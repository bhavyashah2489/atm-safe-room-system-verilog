==> flow/design.v <==
`timescale 1ns / 1ps
module atm_secure_room_system( 
                input clk,reset_n,
 input sensor_entry, sensor_exit, 
 input [1:0] passcode_digit_1, passcode_digit_2,
 output wire GREEN_LIGHT,RED_LIGHT,
 output reg [6:0] DISPLAY_1, DISPLAY_2
    );
parameter IDLE = 3'b000, WAIT_PASSCODE = 3'b001, INVALID_PASSCODE = 3'b010, VALID_PASSCODE = 3'b011, ROOM_LOCKED = 3'b100;
reg[2:0] current_state, next_state;
reg[31:0] counter_wait;
reg red_light_tmp, green_light_tmp;
always @(posedge clk or negedge reset_n)
begin
    if(~reset_n) 
        current_state = IDLE;
    else
        current_state = next_state;
end
always @(posedge clk or negedge reset_n) 
begin
    if(~reset_n) 
        counter_wait <= 0;
    else if(current_state==WAIT_PASSCODE)
        counter_wait <= counter_wait + 1;
    else 
        counter_wait <= 0;
end
always @(*)
begin
    case(current_state)
        IDLE: begin
            if(sensor_entry == 1)
                next_state = WAIT_PASSCODE;
            else
                next_state = IDLE;
        end
        WAIT_PASSCODE: begin
            if(counter_wait <= 3)
                next_state = WAIT_PASSCODE;
            else begin
                if((passcode_digit_1==2'b01)&&(passcode_digit_2==2'b10))
                    next_state = VALID_PASSCODE;
                else 
                    next_state = INVALID_PASSCODE;
            end
        end
        INVALID_PASSCODE: begin
            if((passcode_digit_1==2'b01)&&(passcode_digit_2==2'b10))
                next_state = VALID_PASSCODE;
            else
                next_state = INVALID_PASSCODE;
        end
        VALID_PASSCODE: begin
            if(sensor_entry==1 && sensor_exit == 1)
                next_state = ROOM_LOCKED;
            else if(sensor_exit == 1)
                next_state = IDLE;
            else
                next_state = VALID_PASSCODE;
        end
        ROOM_LOCKED: begin
            if((passcode_digit_1==2'b01)&&(passcode_digit_2==2'b10))
                next_state = VALID_PASSCODE;
            else
                next_state = ROOM_LOCKED;
        end
        default: next_state = IDLE;
    endcase
end
always @(posedge clk) begin 
    case(current_state)
        IDLE: begin
            green_light_tmp = 1'b0;
            red_light_tmp = 1'b0;
            DISPLAY_1 = 7'b1111111;  
            DISPLAY_2 = 7'b1111111;  
        end
        WAIT_PASSCODE: begin
            green_light_tmp = 1'b0;
            red_light_tmp = 1'b1;
            DISPLAY_1 = 7'b000_0110;  
            DISPLAY_2 = 7'b010_1011;  
        end
        INVALID_PASSCODE: begin
            green_light_tmp = 1'b0;
            red_light_tmp = ~red_light_tmp;
            DISPLAY_1 = 7'b000_0110;  
            DISPLAY_2 = 7'b000_0110;  
        end
        VALID_PASSCODE: begin
            green_light_tmp = ~green_light_tmp;
            red_light_tmp = 1'b0;
            DISPLAY_1 = 7'b000_0010;  
            DISPLAY_2 = 7'b100_0000;  
        end
        ROOM_LOCKED: begin
            green_light_tmp = 1'b0;
            red_light_tmp = ~red_light_tmp;
            DISPLAY_1 = 7'b001_0010;  
            DISPLAY_2 = 7'b000_1100;  
        end
    endcase
end
assign RED_LIGHT = red_light_tmp;
assign GREEN_LIGHT = green_light_tmp;
endmodule
# Tool chain data of atm_secure_room_system
# What the tools print for atm_secure_room_system, step after step.
# Lines are those of the file above, counted from 1.
# Cell names lack the library's common part.
# The mark n/a stands for no value.
# setup
top	atm_secure_room_system
clock_port	clk
library	sky130hd
corner	tt_025C_1v80

# Elaborated design
# Counts by Yosys on the flattened word-level netlist (proc, flatten, opt, wreduce; memories kept). Register bits leave out memories and registers merged into their read ports (data or address). Print and check cells are left out. Cells with the same type and inputs are merged into one.
# op_classes
add_sub_neg	1
cmp	1
eq_ne	6
mux	12
bitwise	2
reduce_logical	11
# op_table
op	count
case mux 7 bit (select 5 bit)	1
adder 32 x 1 -> 32 bit (second input constant)	1
<= comparator 32 x 2 -> 1 bit (second input constant)	1
2-to-1 mux 32 bit	1
case mux 7 bit (select 4 bit)	1
case mux 3 bit (select 5 bit)	1
OR reduction 2 bit	3
equality test 3 x 2 -> 1 bit (second input constant)	2
2-to-1 mux 3 bit	2
nonzero test 5 bit	1
nonzero test 4 bit	1
OR reduction 4 bit	1
2-to-1 mux 2 bit	2
equality test 3 x 1 -> 1 bit (second input constant)	1
equality test 3 bit (second input constant)	1
logical NOT 3 bit	1
nonzero test 3 bit	1
case mux 1 bit (select 3 bit)	1
logical AND 1 bit	2
inverter 1 bit	2
equality test 2 x 1 -> 1 bit (second input constant)	1
equality test 2 bit (second input constant)	1
nonzero test 2 bit	1
case mux 1 bit (select 2 bit)	1
2-to-1 mux 1 bit	2
# word_totals
register_bits	51
inputBits	8
out_inout_bits	16
wordCells	39

# Longest topological paths
# Depth = most cells in a row (Yosys ltp): at word level without a register or memory, in the mapped netlist without a sequential cell, where the memories' decode and read muxes count.
# depth
word_depth	5
ABC_AREA	0
depth_mapped	7
mapped_depth_nobuf	5

# Synthesis result
# Yosys stat after the flow's synthesis: flattened, memories mapped to cells. It holds for the ABC_AREA given above (unset counts as 0); a run with the other value may have another netlist.
# synth_totals
mapped_cells	236
yosys_area_um2	2386.0
seq_area_um2	1257.5
flip_flops	48
buf_cells	16
# by_type
cell_type	count	type_area_um2
dfrtp_1	36	900.864
edfxtp_1	11	330.317
a21oi_1	23	115.11
o31ai_1	14	105.101
or4_1	13	97.594
nor4_1	12	75.072
or3_1	10	62.56
xnor2_1	7	61.309
nand2_1	16	60.058
nor2_1	16	60.058
nand3_1	11	55.053
o21ai_0	11	55.053
buf_4	5	37.536
buf_6	3	33.782
nand4_1	5	31.28
inv_1	8	30.029
dfstp_2	1	26.275
nand4_2	2	25.024
# Other cell types: 22; their cells: 32.

# Path before layout
# OpenSTA on the mapped netlist: ideal clock, no wires. The path of least setup slack (recovery checks aside). Input and output delay are each 20% of the period. Register names are those of the netlist, which keeps one name where synthesis merged equal registers.
# synth_timing
kind	reg2reg
from	reg counter_wait[0]
to	reg counter_wait[20]
period_ns	2.34
setup_time_ns	0.078
t_first_pin_ns	0.000
arrival_time_ns	1.909
t_required_ns	2.262
slack_ns	0.353
path_delay_ns	1.987
stages	7
path_buffers	1
synth_period_reached_ns	1.987
# "path_delay_ns" = arrival - input delay + setup time.
# "stages": output pins that drive a net of the path, with the launching flip-flop's if there is one; two outputs of one cell count as two.
# "synth_period_reached_ns" is the clock period less the worst setup slack; recovery checks do not enter. This is arithmetic on one report: input and output delays are still those of the set period (20% each).
# The rows between start and end are the longest chain of elaborated cells between them; the timing report does not say that the signal goes this way. Where chains are equally long, one stands for them.
# A line is the first line of the expression or statement that the cell stems from. Yosys adds cells for indexed reads and writes and turns some case tables into memories.
# At most two assigning lines are given for a register; there are more.
# synth_between
cell_sequence	dfrtp_1 -> ha_1 -> nand4_2 -> or3_4 -> buf_6 -> or4_1 -> a21oi_1
elab_chain_cells	2
cells_between	2
cone_lines	2
classes_between	1 x add/sub; 1 x mux
# synth_lines
element	line_no	source
start: declaration	11	reg[31:0] counter_wait;
start: assignment	23	counter_wait <= 0;
start: assignment	25	counter_wait <= counter_wait + 1;
adder 32 x 1 -> 32 bit	25
2-to-1 mux 32 bit	24	else if(current_state==WAIT_PASSCODE)
end: assignment	23
end: assignment	25
end: declaration	11

# Path in the finished layout
# From the final timing report of stored run 1: the path of least setup slack in the routed layout; clock arrival at registers is part of the times.
# layout_timing
kind	reg2reg
from	reg counter_wait[19]
to	reg counter_wait[28]
period_ns	1.33
setup_time_ns	0.06
t_first_pin_ns	0.28
arrival_time_ns	2.10
t_required_ns	1.55
slack_ns	-0.55
stages	6
path_buffers	1
# The rows between start and end are the longest chain of elaborated cells between them; the timing report does not say that the signal goes this way. Where chains are equally long, one stands for them.
# At most two assigning lines are given for a register; there are more.
# layout_between
cell_sequence	dfrtp_1 -> nand4_1 -> or4_4 -> buf_8 -> or4_4 -> a21oi_2
elab_chain_cells	2
cells_between	2
cone_lines	2
classes_between	1 x add/sub; 1 x mux
# layout_lines
element	line_no	source
start: declaration	11	reg[31:0] counter_wait;
start: assignment	23	counter_wait <= 0;
start: assignment	25	counter_wait <= counter_wait + 1;
adder 32 x 1 -> 32 bit	25
2-to-1 mux 32 bit	24	else if(current_state==WAIT_PASSCODE)
end: assignment	23
end: assignment	25
end: declaration	11

# Measured data: module atm_secure_room_system, platform sky130hd, 2 stored runs of the flow under differing settings, order arbitrary. Input and output delays are each 20% of the period that was set; the output load is 0.01 pF.
# "achievedPeriod_ns": clock period set for the run, less the worst setup slack. It is reckoned from that one timing run; input and output delays stay at 20% of the period that was set.
# "worstPathTime_ns" = time allowed to the worst setup path (clock period - input delay - output delay, where it has them) - its slack; a late launch clock adds to it, a late capture clock takes from it.
# "total_power_mw": no workload was simulated; the value follows from the tool's default switching activity.
# A setting shown as n/a is not set for that run.
run	period_ns	CORE_UTILIZATION	SETUP_SLACK_MARGIN	CORE_MARGIN	CELL_PAD_IN_SITES_GLOBAL_PLACEMENT	TNS_END_PERCENT	ABC_AREA	GPL_TIMING_DRIVEN	CTS_CLUSTER_DIAMETER	SLEW_MARGIN	MIN_ROUTING_LAYER	MAX_ROUTING_LAYER	CAP_MARGIN	final_setup_ws_ns	finalCellArea_um2	final_setup_tns_ns	total_power_mw	worstPathTime_ns	worst_path_kind	achievedPeriod_ns	fin_util_pct	synth_area_um2	final_die_area_um2
stored run 1	1.33	18	0.29	6	1	25	0	1	333	5	met1	met5	20	-0.548	3911.2	-9.892	5.167	1.88	reg2reg	1.878	30.6	2386.0	16163.3
stored run 2	2.38	40	0.4	2	n/a	n/a	n/a	n/a	n/a	20	n/a	n/a	20	0.412	3099.2	0.000	2.641	1.97	reg2reg	1.968	53.0	2386.0	6599.1
